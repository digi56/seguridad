==> flow/design.v <==
`timescale 1ns / 1ps
module LCD	#(parameter core_addr = 'h16) (clk, en, Reset, addr, data_i, isDone, cmd, LCD_RS, LCD_RW, LCD_E, LCD_DATA);
	parameter       k = 18;
	input           clk;  
   input	en;
	input Reset;
   input [15:0] addr;
	input [15:0] data_i;
	input [2:0]	 cmd;
	output reg isDone;
	reg   [k+8-1:0] count=0;
	reg             lcd_stb;
	reg       [5:0] lcd_code;
	reg       [6:0] lcd_stuff;
	reg       [7:0] char_buffer;
	reg				 count_en;	
	output reg      LCD_RS;
	output reg      LCD_RW;
	output reg [3:0]LCD_DATA;
	output reg      LCD_E;
	localparam LCD_INIT = 1;
	localparam SEND_BYTE = 2;
	localparam LINE_2 = 3;
	localparam HOME = 4;
	localparam DESP = 5;
	localparam CLEAR = 6;
	localparam WAIT = 12;
	localparam WRITE1 = 13;
	localparam WRITE2 = 14;
	initial	begin
					count_en = 1;
					LCD_RS 	= 0;
					LCD_RW	= 0;
					LCD_DATA	= 0;
					LCD_E		= 0;
					lcd_code	= 0;
					lcd_stuff= 0;
					lcd_stb	= 0;
					char_buffer	= 0;
				end
	always @ (posedge clk) begin
		if (Reset) begin
					count_en <= 0;
					LCD_RS 	<= 0;
					LCD_RW	<= 0;
					LCD_DATA	<= 0;
					LCD_E		<= 0;
					lcd_code	<= 0;
					lcd_stuff<= 0;
					lcd_stb	<= 0;
					char_buffer	= 0;
		end
			if(addr == core_addr  && en ) begin
			count_en <=1;
			char_buffer = data_i;
			end
			else begin
				count <= 0;
				count_en <= 0;
				isDone <=0;
			end
			if(count_en)
				count  <= count + 1'b1;
			case(cmd)
						LCD_INIT: begin
							case (count[k+7:k+2])
									0:	lcd_code <= 6'b000011; 
									1: lcd_code <= 6'b000011;
									2: lcd_code <= 6'b000011;
									3: lcd_code <= 6'b000010;
									4: lcd_code <= 6'b000010;         
									5: lcd_code <= 6'b001000;
									6: lcd_code <= 6'b000000;         
									7: lcd_code <= 6'b000110;
									8: lcd_code <= 6'b000000;         
									9: lcd_code <= 6'b001100;
									10: lcd_code <= 6'b000000;         
									11: lcd_code <= 6'b001111;        
									12: lcd_code <= 6'b000000;			 
									13: lcd_code <= 6'b000001;
									14: begin
											count_en <= 0;
											isDone <= 1 ;
											count <= 0;
										 end
										endcase 
								end		 
						SEND_BYTE:	begin
						case (count[k+7:k+2])
									0: lcd_code <= {1'b1, 1'b0, char_buffer[7:4]};
									1: lcd_code <= {1'b1, 1'b0, char_buffer[3:0]};
									2: begin
											count_en <= 0;
											isDone <= 1 ;
											count <= 0;
										 end
										endcase 
						end
						LINE_2:	begin
						case (count[k+7:k+2])
									0: lcd_code <= 6'b001100;
									1: lcd_code <= 6'b000000;
									2: begin
											count_en <= 0;
											isDone <= 1 ;
											count <= 0;
										 end
										endcase 
						end
						HOME:	begin
						case (count[k+7:k+2])
									0: lcd_code <= 6'b000000;
									1: lcd_code <= 6'b000010;
									2: begin
											count_en <= 0;
											isDone <= 1 ;
											count <= 0;
										 end
										endcase 
						end
						DESP:	begin
						case (count[k+7:k+2])
									0: lcd_code <= 6'b000001;
									1: lcd_code <= 6'b000100;
									2: begin
											count_en <= 0;
											isDone <= 1 ;
											count <= 0;
										 end
										endcase 
						end
						CLEAR:	begin
						case (count[k+7:k+2])
									0: lcd_code <= 6'b000000;
									1: lcd_code <= 6'b000001;
									2: begin
											count_en <= 0;
											isDone <= 1 ;
											count <= 0;
										 end
										endcase 
						end
						endcase
		lcd_stb <= ^count[k+1:k+0];   
		lcd_stuff <= {lcd_stb,lcd_code};
		{LCD_E,LCD_RS,LCD_RW,LCD_DATA[3],LCD_DATA[2],LCD_DATA[1],LCD_DATA[0]} <= lcd_stuff;
	end
endmodule
* Reports on LCD
What the tools print for LCD, step after step.
Line numbers count from 1 in the design file above.
Operators: Yosys type, input widths -> output width; for muxes data width and select width s.
Library cell names are shortened.
A cell with n/a has no value.
- Design top :: LCD
- Clock :: clk
- Library :: sky130hd
- Library corner :: tt_025C_1v80

* Word level
Counts by Yosys on the flattened word-level netlist (proc, flatten, opt, wreduce; memories kept). Register bits leave out memories and registers merged into their read ports (data or address); mux counts leave out enables and synchronous resets folded into registers. Print and check cells are left out. Cells with the same type and inputs are merged into one.
- Add/subtract/negate cells :: 1
- Equal/unequal tests :: 21
- Mux-type cells :: 23
- Reduce/logical cells :: 7
** Operators with widths (number)
- $mux 26 :: 4
- $pmux 6 s2 :: 5
- $pmux 26 s2 :: 1
- $pmux 6 s8 :: 1
- $eq 6x4->1 const B :: 7
- $pmux 6 s6 :: 1
- $add 26x1->26 const B :: 1
- $eq 6x3->1 const B :: 4
- $eq 16x5->1 const B :: 1
- $mux 8 :: 2
- $eq 6x2->1 const B :: 2
- $eq 3x3->1 const B :: 3
- $eq 3x2->1 const B :: 2
- $eq 6x1->1 const B :: 1
- $logic_not 6->1 :: 1
- $mux 6 :: 1
- $mux 1 :: 6
- $reduce_or 5->1 :: 1
- $reduce_or 4->1 :: 1
- $pmux 1 s2 :: 2
- $eq 3x1->1 const B :: 1
- $reduce_or 3->1 :: 1
- $reduce_or 2->1 :: 1
- $reduce_xor 2->1 :: 1
- $logic_and 1x1->1 :: 1
- Bits in registers :: 57
- Bits of input ports :: 38
- Output and inout port bits :: 8
- Cells after elaboration :: 63

* Logic depth
Longest topological path by Yosys (ltp), each cell counted once; first at word level (registers and memories cut), then after technology mapping (sequential cells cut; the memories' decode and read muxes count).
- Depth after elaboration :: 6
- ABC_AREA :: 0
- Mapped depth :: 8

* Netlist
Source: synth_stat.txt of the flow (Yosys; design flattened, memories mapped). It holds for the ABC_AREA given above (unset counts as 0); a run with the other value may have another netlist.
** Cell types
- dfxtp_1 :: number 57, total area 1.14E+03 um^2
- nand2_1 :: number 31, total area 116.362 um^2
- a21oi_1 :: number 22, total area 110.106 um^2
- nand3_1 :: number 22, total area 110.106 um^2
- o21ai_0 :: number 14, total area 70.067 um^2
- mux2_2 :: number 5, total area 56.304 um^2
- and4_1 :: number 6, total area 52.55 um^2
- clkbuf_1 :: number 14, total area 52.55 um^2
- nor2_1 :: number 14, total area 52.55 um^2
- o211ai_1 :: number 7, total area 52.55 um^2
- nor2b_1 :: number 8, total area 50.048 um^2
- or2_2 :: number 8, total area 50.048 um^2
- or3_1 :: number 8, total area 50.048 um^2
- mux4_2 :: number 2, total area 45.043 um^2
- nand4_1 :: number 7, total area 43.792 um^2
- a311oi_1 :: number 4, total area 35.034 um^2
- mux2i_1 :: number 3, total area 30.029 um^2
- nand3b_1 :: number 4, total area 30.029 um^2
Not listed: further types 44, cells in them 73.
- Cells in the netlist :: 309
- Mapped area :: 2705.1 um^2
- Mapped flip-flops :: 57
- Buffers :: 19

* Timing after synthesis
Path of least setup slack by OpenSTA after synthesis, without wires, with an ideal clock, recovery checks aside; 20% of the period is set as input and as output delay. Where synthesis merged equal registers, the netlist keeps one of their names.
- Path kind :: input to register
- Start point :: input port addr[14]
- End point :: register lcd_code[3]
- Clock period :: 2200 ps
- Setup time :: 122 ps
- Launch time at the first pin :: 440 ps
- Arrival :: 1969 ps
- Data required time :: 2078 ps
- Setup slack :: 109 ps
- Path delay :: 1651 ps
- Stages :: 5
- Synthesis period reached :: 2091 ps
"path delay" = arrival - input delay + setup time.
"stages": output pins that drive a net of the path, with the launching flip-flop's if there is one; two outputs of one cell count as two.
"synthesis period reached" = period - worst setup slack (recovery checks aside). The figure is calculated, with input and output delays left at 20% of the set period.
The rows between start and end are the longest chain of elaborated cells between them; the timing report does not say that the signal goes this way. Where chains are equally long, one stands for them.
Each line given opens the expression or statement behind the cell; cells for indexed reads and writes are added by Yosys, which also makes memories of some case tables.
At most two assigning lines are given for a register; there are more.
- Path through :: or3b_2 > clkbuf_1 > nor2_2 > mux4_2 > a221o_1
- Cells in the longest elaborated chain :: 5
- Elaborated cells on any way between the ends :: 5
- RTL lines with such cells :: 3
- Classes of those cells :: eq/ne (1); mux (3); reduce/logical (1)
** Ends and longest elaborated chain, post-synthesis
- start, declared :: RTL line 7 : input [15:0] addr;
- $eq 16x5->1 :: RTL line 53 : if(addr == core_addr && en ) begin
- $logic_and 1x1->1 :: RTL line 53
- $mux 8 :: RTL line 53
- $pmux 6 s2 :: RTL line 89 : case (count[k+7:k+2])
- $pmux 6 s6 :: RTL line 64 : case(cmd)
- end, assigned :: RTL line 90 : 0: lcd_code <= {1'b1, 1'b0, char_buffer[7:4]};
- end, assigned :: RTL line 91 : 1: lcd_code <= {1'b1, 1'b0, char_buffer[3:0]};
- end, declared :: RTL line 13 : reg [5:0] lcd_code;

* Timing after layout
From the final timing report of job 1: the path of least setup slack in the routed layout; clock arrival at registers is part of the times.
The report prints the path's times to 10 ps; the period is as set.
- Path kind :: input to register
- Start point :: input port en
- End point :: register lcd_code[2]
- Clock period :: 2610 ps
- Setup time :: 130 ps
- Launch time at the first pin :: 520 ps
- Arrival :: 2380 ps
- Data required time :: 2820 ps
- Setup slack :: 440 ps
- Stages :: 6
The rows between start and end are the longest chain of elaborated cells between them; the timing report does not say that the signal goes this way. Where chains are equally long, one stands for them.
At most two assigning lines are given for a register; there are more.
- Path through :: clkdlybuf4s50_1 > or3b_2 > nor2_2 > buf_4 > mux2i_1 > a221o_1
- Cells in the longest elaborated chain :: 4
- Elaborated cells on any way between the ends :: 4
- RTL lines with such cells :: 3
- Classes of those cells :: mux (3); reduce/logical (1)
** Ends and longest elaborated chain, post-layout
- start, declared :: RTL line 5 : input en;
- $logic_and 1x1->1 :: RTL line 53 : if(addr == core_addr && en ) begin
- $mux 8 :: RTL line 53
- $pmux 6 s2 :: RTL line 89 : case (count[k+7:k+2])
- $pmux 6 s6 :: RTL line 64 : case(cmd)
- end, assigned :: RTL line 90 : 0: lcd_code <= {1'b1, 1'b0, char_buffer[7:4]};
- end, assigned :: RTL line 91 : 1: lcd_code <= {1'b1, 1'b0, char_buffer[3:0]};
- end, declared :: RTL line 13 : reg [5:0] lcd_code;

Measured results for LCD: 2 stored runs of the Yosys and OpenROAD flow on sky130hd. The settings differ; the order carries no meaning. The constraints put input and output delay at 20% of the set period each and load the outputs with 0.01 pF.
"achieved period" is the run's clock period less its worst setup slack. It is reckoned from that one timing run; input and output delays stay at 20% of the period that was set.
"critical path time" means the part of the period allowed to the worst setup path (the constraints hold back 20% at inputs and 20% at outputs) less its slack; where the path has registers, the arrival times of their clocks count too.
"power consumption": no workload was simulated; the value follows from the tool's default switching activity.
"critical path time" is known to 10 ps.

* Job 1
** Files
==> flow/run.sh <==
#!/bin/bash
# the make line also repeats the synthesis and layout settings of config.mk as NAME=value (left out here)
make -C /OpenROAD-flow-scripts/flow DESIGN_CONFIG=/design/flow/config.mk WORK_HOME=/design/flow/orfs CLKGATE_MAP_FILE= finish
==> flow/config.mk <==
export PLATFORM = sky130hd
export DESIGN_NAME = LCD
export DESIGN_NICKNAME = LCD
export VERILOG_FILES = /design/flow/design.v
export SDC_FILE = /design/flow/constraint.sdc
export NUM_CORES = 4
export LEC_CHECK = 0
export CAP_MARGIN = 10
export CORE_ASPECT_RATIO = 0.82
export CORE_MARGIN = 2
export CORE_UTILIZATION = 31
export MAX_ROUTING_LAYER = met5
export MIN_ROUTING_LAYER = met2
export PLACE_DENSITY_LB_ADDON = 0.08
export SLEW_MARGIN = 35
==> flow/constraint.sdc <==
create_clock -name core_clock -period 2.61 [get_ports {clk}]
set_input_delay 0.5220 -clock core_clock [delete_from_list [all_inputs] [get_ports {clk}]]
set_output_delay 0.5220 -clock core_clock [all_outputs]
set_load 0.01 [all_outputs]
** Results
- Mapped cell area after synthesis :: 2705.1 um^2
- Die area :: 9493.3 um^2
- Standard-cell area of the final layout :: 3519.6 um^2
- Utilization after routing :: 42.0%
- Setup slack of the critical path :: 437 ps
- Setup total negative slack :: 0 ps
- Post-route worst hold slack :: 327 ps
- Power consumption :: 0.001938 W
- Achieved period :: 2173 ps
- Critical path time :: 1650 ps
- Type of the worst setup path :: input to register

* Job 2
** Files
==> flow/run.sh <==
#!/bin/bash
# the make line also repeats the synthesis and layout settings of config.mk as NAME=value (left out here)
make -C /OpenROAD-flow-scripts/flow DESIGN_CONFIG=/design/flow/config.mk WORK_HOME=/design/flow/orfs CLKGATE_MAP_FILE= finish
==> flow/config.mk <==
export PLATFORM = sky130hd
export DESIGN_NAME = LCD
export DESIGN_NICKNAME = LCD
export VERILOG_FILES = /design/flow/design.v
export SDC_FILE = /design/flow/constraint.sdc
export NUM_CORES = 4
export LEC_CHECK = 0
export ABC_AREA = 1
export CAP_MARGIN = 20
export CELL_PAD_IN_SITES_GLOBAL_PLACEMENT = 2
export CORE_MARGIN = 2
export CORE_UTILIZATION = 16
export CTS_CLUSTER_DIAMETER = 191
export CTS_CLUSTER_SIZE = 26
export GPL_ROUTABILITY_DRIVEN = 1
export PLACE_DENSITY = 0.46
export SLEW_MARGIN = 35
==> flow/constraint.sdc <==
create_clock -name core_clock -period 1.39 [get_ports {clk}]
set_input_delay 0.2780 -clock core_clock [delete_from_list [all_inputs] [get_ports {clk}]]
set_output_delay 0.2780 -clock core_clock [all_outputs]
set_load 0.01 [all_outputs]
** Results
- Mapped cell area after synthesis :: 2994.1 um^2
- Die area :: 19823.2 um^2
- Standard-cell area of the final layout :: 5328.9 um^2
- Utilization after routing :: 28.8%
- Setup slack of the critical path :: -117 ps
- Setup total negative slack :: -938 ps
- Post-route worst hold slack :: 317 ps
- Power consumption :: 0.004367 W
- Achieved period :: 1507 ps
- Critical path time :: 1510 ps
- Type of the worst setup path :: register to register
